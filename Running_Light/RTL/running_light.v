==> flow/design.v <==
module running_light
#(
parameter CNT_MAX = 25'd24_999_999
)
(
input wire sys_clk , 
input wire sys_rst_n , 
output reg [24:0] cnt,
output reg cnt_max_flag,
output reg [3:0] led_out_reg,
output wire [3:0] led_out 
 );
 always@(posedge sys_clk or negedge sys_rst_n) begin
  if(sys_rst_n == 1'b0) begin
   cnt <= 25'b0;
   end
    else if(cnt == CNT_MAX) begin
     cnt <= 25'b0;
     end
      else begin
       cnt <= cnt + 1'b1;
        end
 end
 always@(posedge sys_clk or negedge sys_rst_n) begin
   if(sys_rst_n == 1'b0) begin
    cnt_max_flag <= 1'b0;
     end
       else if(cnt == CNT_MAX - 1) begin
        cnt_max_flag <= 1'b1;
         end
           else begin
            cnt_max_flag <= 1'b0;
              end
end
 always@(posedge sys_clk or negedge sys_rst_n) begin
   if(sys_rst_n == 1'b0) begin
     led_out_reg <= 4'b0001;
	   end
        else if(cnt_max_flag == 1'b1 && led_out_reg == 4'b1000) begin
          led_out_reg <= 4'b0001;
			  end
             else if(cnt_max_flag == 1'b1) begin
               led_out_reg <= led_out_reg << 1'b1;
				    end
end 
 assign led_out = ~led_out_reg;
 endmodule
Step by step through the tools: running_light --
Tool output for the design above, in the order of the flow. Lines are those of the file above, counted from 1. Operators carry their Yosys type and port widths (W data, S select, Z words). Not given: n/a
Inputs: top module running_light, clock input sys_clk, library sky130hd, corner tt_025C_1v80

Word level --
Counts by Yosys on the flattened word-level netlist (proc, flatten, opt, wreduce; memories kept). Register bits leave out memories and registers merged into their read ports (data or address). Print and check cells are left out. Cells with the same type and inputs are merged into one.
Storage and ports: register bits 30, latch bits 0, memory bits (writable) 0, ROM bits 0, clocked read ports x word width 0, memories kept 0, input bits 2, output and inout port bits 34, word-level cells 14
Cells by class: add/sub/neg operators 1, multipliers 0, div/mod/pow operators 0, magnitude comparators 0, eq/ne operators 3, shift operators 0, mux-type cells 4, bitwise logic cells 1, reductions and logical operators 2
Operators with widths (count):
- $eq A25 B25 Y1 const B | 2
- $add A25 B1 Y25 const B | 1
- $mux W25 | 1
- $mux W4 | 2
- $eq A4 B4 Y1 const B | 1
- $not A4 Y4 | 1
- $reduce_bool A2 Y1 | 1
- $logic_and A1 B1 Y1 | 1
- $mux W1 | 1

Logic depth --
Yosys ltp: most cells in a row. Word level: on the elaborated netlist, between registers, memories and ports. Mapped: between sequential cells and ports; inverters and the memories' decode and read muxes count.
Depth: depth after elaboration 3, ABC_AREA 0, gate-level depth with buffers 6, gate-level depth less buffers 5

Netlist --
The flow's flattened synthesis, as Yosys stat reports it; memories are mapped. The netlist is that of the ABC_AREA named above (0 if unset); the other value can give another one.
Synthesis totals: cell count 142, chip area (Yosys) 1433.9 um^2, area of sequential cells 752.0 um^2, mapped flip-flops 30, buffers 4
Cells by type:
- sky130_fd_sc_hd__dfrtp_1 | count 29, total area 725.696 um^2
- sky130_fd_sc_hd__xnor2_1 | count 7, total area 61.309 um^2
- sky130_fd_sc_hd__nand3_1 | count 11, total area 55.053 um^2
- sky130_fd_sc_hd__o21ai_0 | count 11, total area 55.053 um^2
- sky130_fd_sc_hd__xor2_1 | count 6, total area 52.55 um^2
- sky130_fd_sc_hd__a21oi_1 | count 9, total area 45.043 um^2
- sky130_fd_sc_hd__nand2_1 | count 10, total area 37.536 um^2
- sky130_fd_sc_hd__or3_1 | count 6, total area 37.536 um^2
- sky130_fd_sc_hd__and4_1 | count 4, total area 35.034 um^2
- sky130_fd_sc_hd__nor2_1 | count 9, total area 33.782 um^2
- sky130_fd_sc_hd__o31ai_1 | count 4, total area 30.029 um^2
- sky130_fd_sc_hd__or4_1 | count 4, total area 30.029 um^2
- sky130_fd_sc_hd__dfstp_2 | count 1, total area 26.275 um^2
- sky130_fd_sc_hd__ha_1 | count 2, total area 25.024 um^2
- sky130_fd_sc_hd__nand4_1 | count 4, total area 25.024 um^2
- sky130_fd_sc_hd__inv_1 | count 6, total area 22.522 um^2
- sky130_fd_sc_hd__and3_1 | count 3, total area 18.768 um^2
- sky130_fd_sc_hd__nor4_2 | count 1, total area 12.512 um^2
Other cell types: 12; their cells: 15.

Timing after synthesis --
Path of least setup slack by OpenSTA after synthesis, without wires, with an ideal clock, recovery checks aside; 20% of the period is set as input and as output delay. Where synthesis merged equal registers, the netlist keeps one of their names.
Timing path post-synthesis: path kind register to register, start register cnt[0], end register cnt[11], period 3.35 ns, library setup time 0.132 ns, launch time at the first pin 0.000 ns, data arrival time 1.721 ns, data required time 3.218 ns, slack 1.497 ns, delay of the path 1.853 ns, driving pins on the path 7, path buffers 1, synthesis period reached 1.853 ns
"delay of the path" is the arrival time less input delay plus setup time. "driving pins on the path" counts driving pins, that of a launching flip-flop among them; a cell with two outputs on the path counts twice. "synthesis period reached" is the clock period less the worst setup slack; recovery checks do not enter. This is arithmetic on one report: input and output delays are still those of the set period (20% each). The rows between start and end are the longest chain of elaborated cells between them; the timing report does not say that the signal goes this way. Where chains are equally long, one stands for them. Each line given opens the expression or statement behind the cell; cells for indexed reads and writes are added by Yosys, which also makes memories of some case tables. A register here has more assigning lines than the two given.
On the way, post-synthesis: cells stage by stage sky130_fd_sc_hd__dfrtp_1 -> sky130_fd_sc_hd__ha_1 -> sky130_fd_sc_hd__and2_1 -> sky130_fd_sc_hd__nand2_1 -> sky130_fd_sc_hd__nor4_2 -> sky130_fd_sc_hd__clkbuf_1 -> sky130_fd_sc_hd__nor2_1, cells in the longest elaborated chain 2, elaborated cells on any way between the ends 3, source lines of those cells 2, those cells by class 1 x add/sub; 1 x eq/ne; 1 x mux
RTL lines, path post-synthesis:
- start: declaration | line 8 | output reg [24:0] cnt,
- start: assignment | line 15 | cnt <= 25'b0;
- start: assignment | line 21 | cnt <= cnt + 1'b1;
- $add A25 B1 Y25 | line 21
- $mux W25 | line 17 | else if(cnt == CNT_MAX) begin
- end: assignment | line 18 | cnt <= 25'b0;
- end: assignment | line 21
- end: declaration | line 8

Path in the finished layout --
Path of least setup slack in the final report of flow run A (OpenROAD, finished layout, wires in). Where an end is a register, its clock arrival counts in the times.
Timing path post-layout: path kind register to register, start register cnt[0], end register cnt[24], period 2.15 ns, library setup time 0.07 ns, launch time at the first pin 0.27 ns, data arrival time 2.09 ns, data required time 2.35 ns, slack 0.26 ns, driving pins on the path 6, path buffers 0
The rows between start and end are the longest chain of elaborated cells between them; the timing report does not say that the signal goes this way. Where chains are equally long, one stands for them. A register here has more assigning lines than the two given.
On the way, post-layout: cells stage by stage sky130_fd_sc_hd__dfrtp_1 -> sky130_fd_sc_hd__ha_1 -> sky130_fd_sc_hd__and2_1 -> sky130_fd_sc_hd__nand3_1 -> sky130_fd_sc_hd__or4_1 -> sky130_fd_sc_hd__a21oi_1, cells in the longest elaborated chain 2, elaborated cells on any way between the ends 3, source lines of those cells 2, those cells by class 1 x add/sub; 1 x eq/ne; 1 x mux
RTL lines, path post-layout:
- start: declaration | line 8 | output reg [24:0] cnt,
- start: assignment | line 15 | cnt <= 25'b0;
- start: assignment | line 21 | cnt <= cnt + 1'b1;
- $add A25 B1 Y25 | line 21
- $mux W25 | line 17 | else if(cnt == CNT_MAX) begin
- end: assignment | line 18 | cnt <= 25'b0;
- end: assignment | line 21
- end: declaration | line 8

==> runs of running_light <==
Module running_light, platform sky130hd: 2 stored runs of the flow (Yosys, OpenROAD) with differing settings, in no particular order. Input and output delays are each 20% of the period that was set; the output load is 0.01 pF.
"reached clock period" = clock period - worst setup slack. The figure is calculated, with input and output delays left at 20% of the set period.
"time used up by the worst setup path" = time allowed to the worst setup path (clock period - input delay - output delay, where it has them) - its slack; a late launch clock adds to it, a late capture clock takes from it.
"power consumption" rests on the timing tool's default activity at the inputs, not on a simulated workload.

* Flow run A | settings: period_ns 2.15; CORE_UTILIZATION 20; PLACE_DENSITY_LB_ADDON 0.01; HOLD_SLACK_MARGIN 0.25; CORE_ASPECT_RATIO 1.22; GPL_TIMING_DRIVEN 1; CTS_CLUSTER_DIAMETER 73; CAP_MARGIN 20; CORE_MARGIN 2; SLEW_MARGIN 20 | results: reached clock period 1.894 ns; die area 7866.4 um^2; power consumption 0.001016 W; setup TNS 0.000 ns; synthesis area 1433.9 um^2; worst setup slack after layout 0.256 ns; worst hold slack after layout 0.510 ns; utilization in the final report 28.2%; standard-cell area after layout 1991.9 um^2; time used up by the worst setup path 1.89 ns; critical path kind register to register
* Flow run B | settings: period_ns 3.89; CORE_UTILIZATION 71; PLACE_DENSITY_LB_ADDON 0.25; CORE_MARGIN 9; TNS_END_PERCENT 10; ABC_AREA 0; CTS_CLUSTER_SIZE 87; MAX_ROUTING_LAYER met4; CAP_MARGIN 20; SLEW_MARGIN 20 | unfinished; error FLW-0024 in placement
