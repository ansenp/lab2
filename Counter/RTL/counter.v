==> flow/design.v <==
module counter
#(
parameter CNT_MAX = 25'd24_999_999
 )
 (
 input wire sys_clk , sys_rst_n, 
 output reg [24:0] cnt,
 output reg led_out
 );
 always@(posedge sys_clk or negedge sys_rst_n) begin
     if(sys_rst_n == 1'b0) begin
       cnt <= 25'b0;
        end
          else if(cnt == CNT_MAX) begin
            cnt <= 25'b0;
             end
              else begin
               cnt <= cnt + 1'b1;
                 end
 end
 always@(posedge sys_clk or negedge sys_rst_n) begin
         if(sys_rst_n == 1'b0) begin
           led_out <= 1'b0;
             end
              else if(cnt == CNT_MAX) begin
                led_out <= ~led_out;
                  end
 end
 endmodule
# From RTL to reports: counter
# Tool output for the design above, in the order of the flow.
# Line numbers count from 1 in the design file above.
# Operators: Yosys type, input widths -> output width; for muxes data width and select width s.
# Cell names lack the library's common part.
# Not given: -
# setup
top,counter
clk_port,sys_clk
lib,sky130hd
lib_corner,tt_025C_1v80

# After elaboration
# Counts by Yosys on the flattened word-level netlist (proc, flatten, opt, wreduce; memories kept). Register bits leave out memories and registers merged into their read ports (data or address); mux counts leave out enables and synchronous resets folded into registers. Print and check cells are left out. Cells with the same type and inputs are merged into one.
# bits
clocked_rd_ports_x_width,0
wordCells,6
ram_bits,0
memories,0
latchBits,0
rom_bits,0
register_bits,26
inputBits,2
# op_classes
reduce_and_logical,0
logic,1
muxes,1
cmp,0
shift,0
n_eq,1
mul,0
div_mod_pow,0
add_sub_neg,1
# op_table
cell,n
$add 25x1->25 const B,1
$eq 25x25->1 const B,1
$mux 25,1
$not 1->1,1

# Logic depth
# Yosys ltp: most cells in a row. Word level: on the elaborated netlist, between registers, memories and ports. Mapped: between sequential cells and ports; inverters and the memories' decode and read muxes count.
# logic_depth
ltp_word,2
abc_area,1
ltp_mapped,8

# Mapped cells and area
# Source: synth_stat.txt of the flow (Yosys; design flattened, memories mapped). It holds for the ABC_AREA given above (unset counts as 0); a run with the other value may have another netlist.
# The area totals of this step are shown rounded.
# types
cell,n,type_area_um2
dfrtp_1,26,650.624
nand2_1,50,187.68
nor2_1,49,183.926
inv_1,31,116.362
xor2_1,12,105.101
nand3_1,18,90.086
nor2_4,6,67.565
nand2_4,5,56.304
nor2_8,2,40.038
nand2_2,5,31.28
a21oi_1,5,25.024
nand4_1,4,25.024
nor2_2,3,18.768
ha_1,1,12.512
nor3_1,2,10.01
and2_1,1,6.256
o21ai_0,1,5.005
o21ai_1,1,5.005
inv_2,1,3.754
# mapped
seq_area_um2,651
yosys_area_um2,1640
ff_cells,26
cells,223

# Path before layout
# Path of least setup slack by OpenSTA after synthesis, without wires, with an ideal clock, recovery checks aside; 20% of the period is set as input and as output delay. Where synthesis merged equal registers, the netlist keeps one of their names.
# synth_timing
path_type,reg2reg
from,reg cnt[0]
to,reg cnt[22]
required_ps,1841
path_delay_ps,1368
clock_period_ps,1960
stages,9
n_path_buf,0
arrival_time_ps,1249
path_slack_ps,592
period_less_setup_slack_ps,1368
# "path_delay_ps" = arrival - input delay + setup time.
# "stages": output pins that drive a net of the path, with the launching flip-flop's if there is one; two outputs of one cell count as two.
# "period_less_setup_slack_ps" = period - worst setup slack (recovery checks aside). The figure is calculated, with input and output delays left at 20% of the set period.
# The rows between start and end are the longest chain of elaborated cells between them; the timing report does not say that the signal goes this way. Where chains are equally long, one stands for them.
# Each line given opens the expression or statement behind the cell; cells for indexed reads and writes are added by Yosys, which also makes memories of some case tables.
# A register here has more assigning lines than the two given.
# synth_via
path_cell_list,dfrtp_1 -> ha_1 -> nand2_2 -> nor2_8 -> nand2_4 -> nor2_4 -> nand2_4 -> nand2_1 -> nor2_1
elab_chain_len,2
cells_between,3
cone_classes,add/sub: 1; eq/ne: 1; mux: 1
# synth_rtl
element,line,text
"start, declared",7,"output reg [24:0] cnt,"
"start, assigned",12,cnt <= 25'b0;
"start, assigned",18,cnt <= cnt + 1'b1;
$add 25x1->25,18,
$mux 25,14,else if(cnt == CNT_MAX) begin
"end, assigned",15,cnt <= 25'b0;
"end, assigned",18,
"end, declared",7,

# Path in the finished layout
# Path of least setup slack in the final report of run 2 (OpenROAD, finished layout, wires in). Where an end is a register, its clock arrival counts in the times.
# The report prints the path's times to 10 ps; the period is as set.
# layout_timing
path_type,reg2out
from,reg cnt[14]
to,out cnt[14]
clock_period_ps,3210
stages,2
arrival_time_ps,1450
required_ps,2570
n_path_buf,1
path_slack_ps,1120
# A register here has more assigning lines than the two given.
# layout_via
path_cell_list,dfrtp_1 -> clkdlybuf4s50_1
elab_chain_len,0
cells_between,0
lines_between,0
# layout_rtl
element,line,text
"start, declared",7,"output reg [24:0] cnt,"
"start, assigned",12,cnt <= 25'b0;
"start, assigned",18,cnt <= cnt + 1'b1;
"end, declared",7,

# Below are 2 stored runs of the flow (Yosys, OpenROAD; platform sky130hd) on counter, each with its settings and what was measured, unordered. Constraints: input delay and output delay 20% of the set period each, output load 0.01 pF.
# By "achievedPeriod_ps" is meant the clock period of the run minus its worst setup slack. This is arithmetic on one report: input and output delays are still those of the set period (20% each).
# "power_total_mw" is the tool's figure for a default switching activity; nothing was simulated.
# Values from the reports are rounded here.
# A setting shown as . is not set for that run.
# Results: . = not shown.
stored run,period_ns,CORE_UTILIZATION,PLACE_DENSITY,CORE_ASPECT_RATIO,CORE_MARGIN,CELL_PAD_IN_SITES_GLOBAL_PLACEMENT,TNS_END_PERCENT,CTS_CLUSTER_DIAMETER,SLEW_MARGIN,MAX_ROUTING_LAYER,CAP_MARGIN,PLACE_DENSITY_LB_ADDON,CELL_PAD_IN_SITES_DETAIL_PLACEMENT,ABC_AREA,GPL_TIMING_DRIVEN,CTS_CLUSTER_SIZE,synth_area_um2,dieArea_um2,final_cell_area_um2,fin_ws_ps,setupTns_ps,power_total_mw,achievedPeriod_ps
run 1,1.63,62,0.77,1.64,8,0,80,175,5,met4,20,.,.,.,.,.,.,.,.,.,.,.,.
run 2,3.21,52,.,.,2,0,.,.,20,met5,10,0.08,0,1,0,14,1640,3620,1980,1120,0,0.477,2090
# Run 1: did not finish, clock tree synthesis stopped with DPL-0038
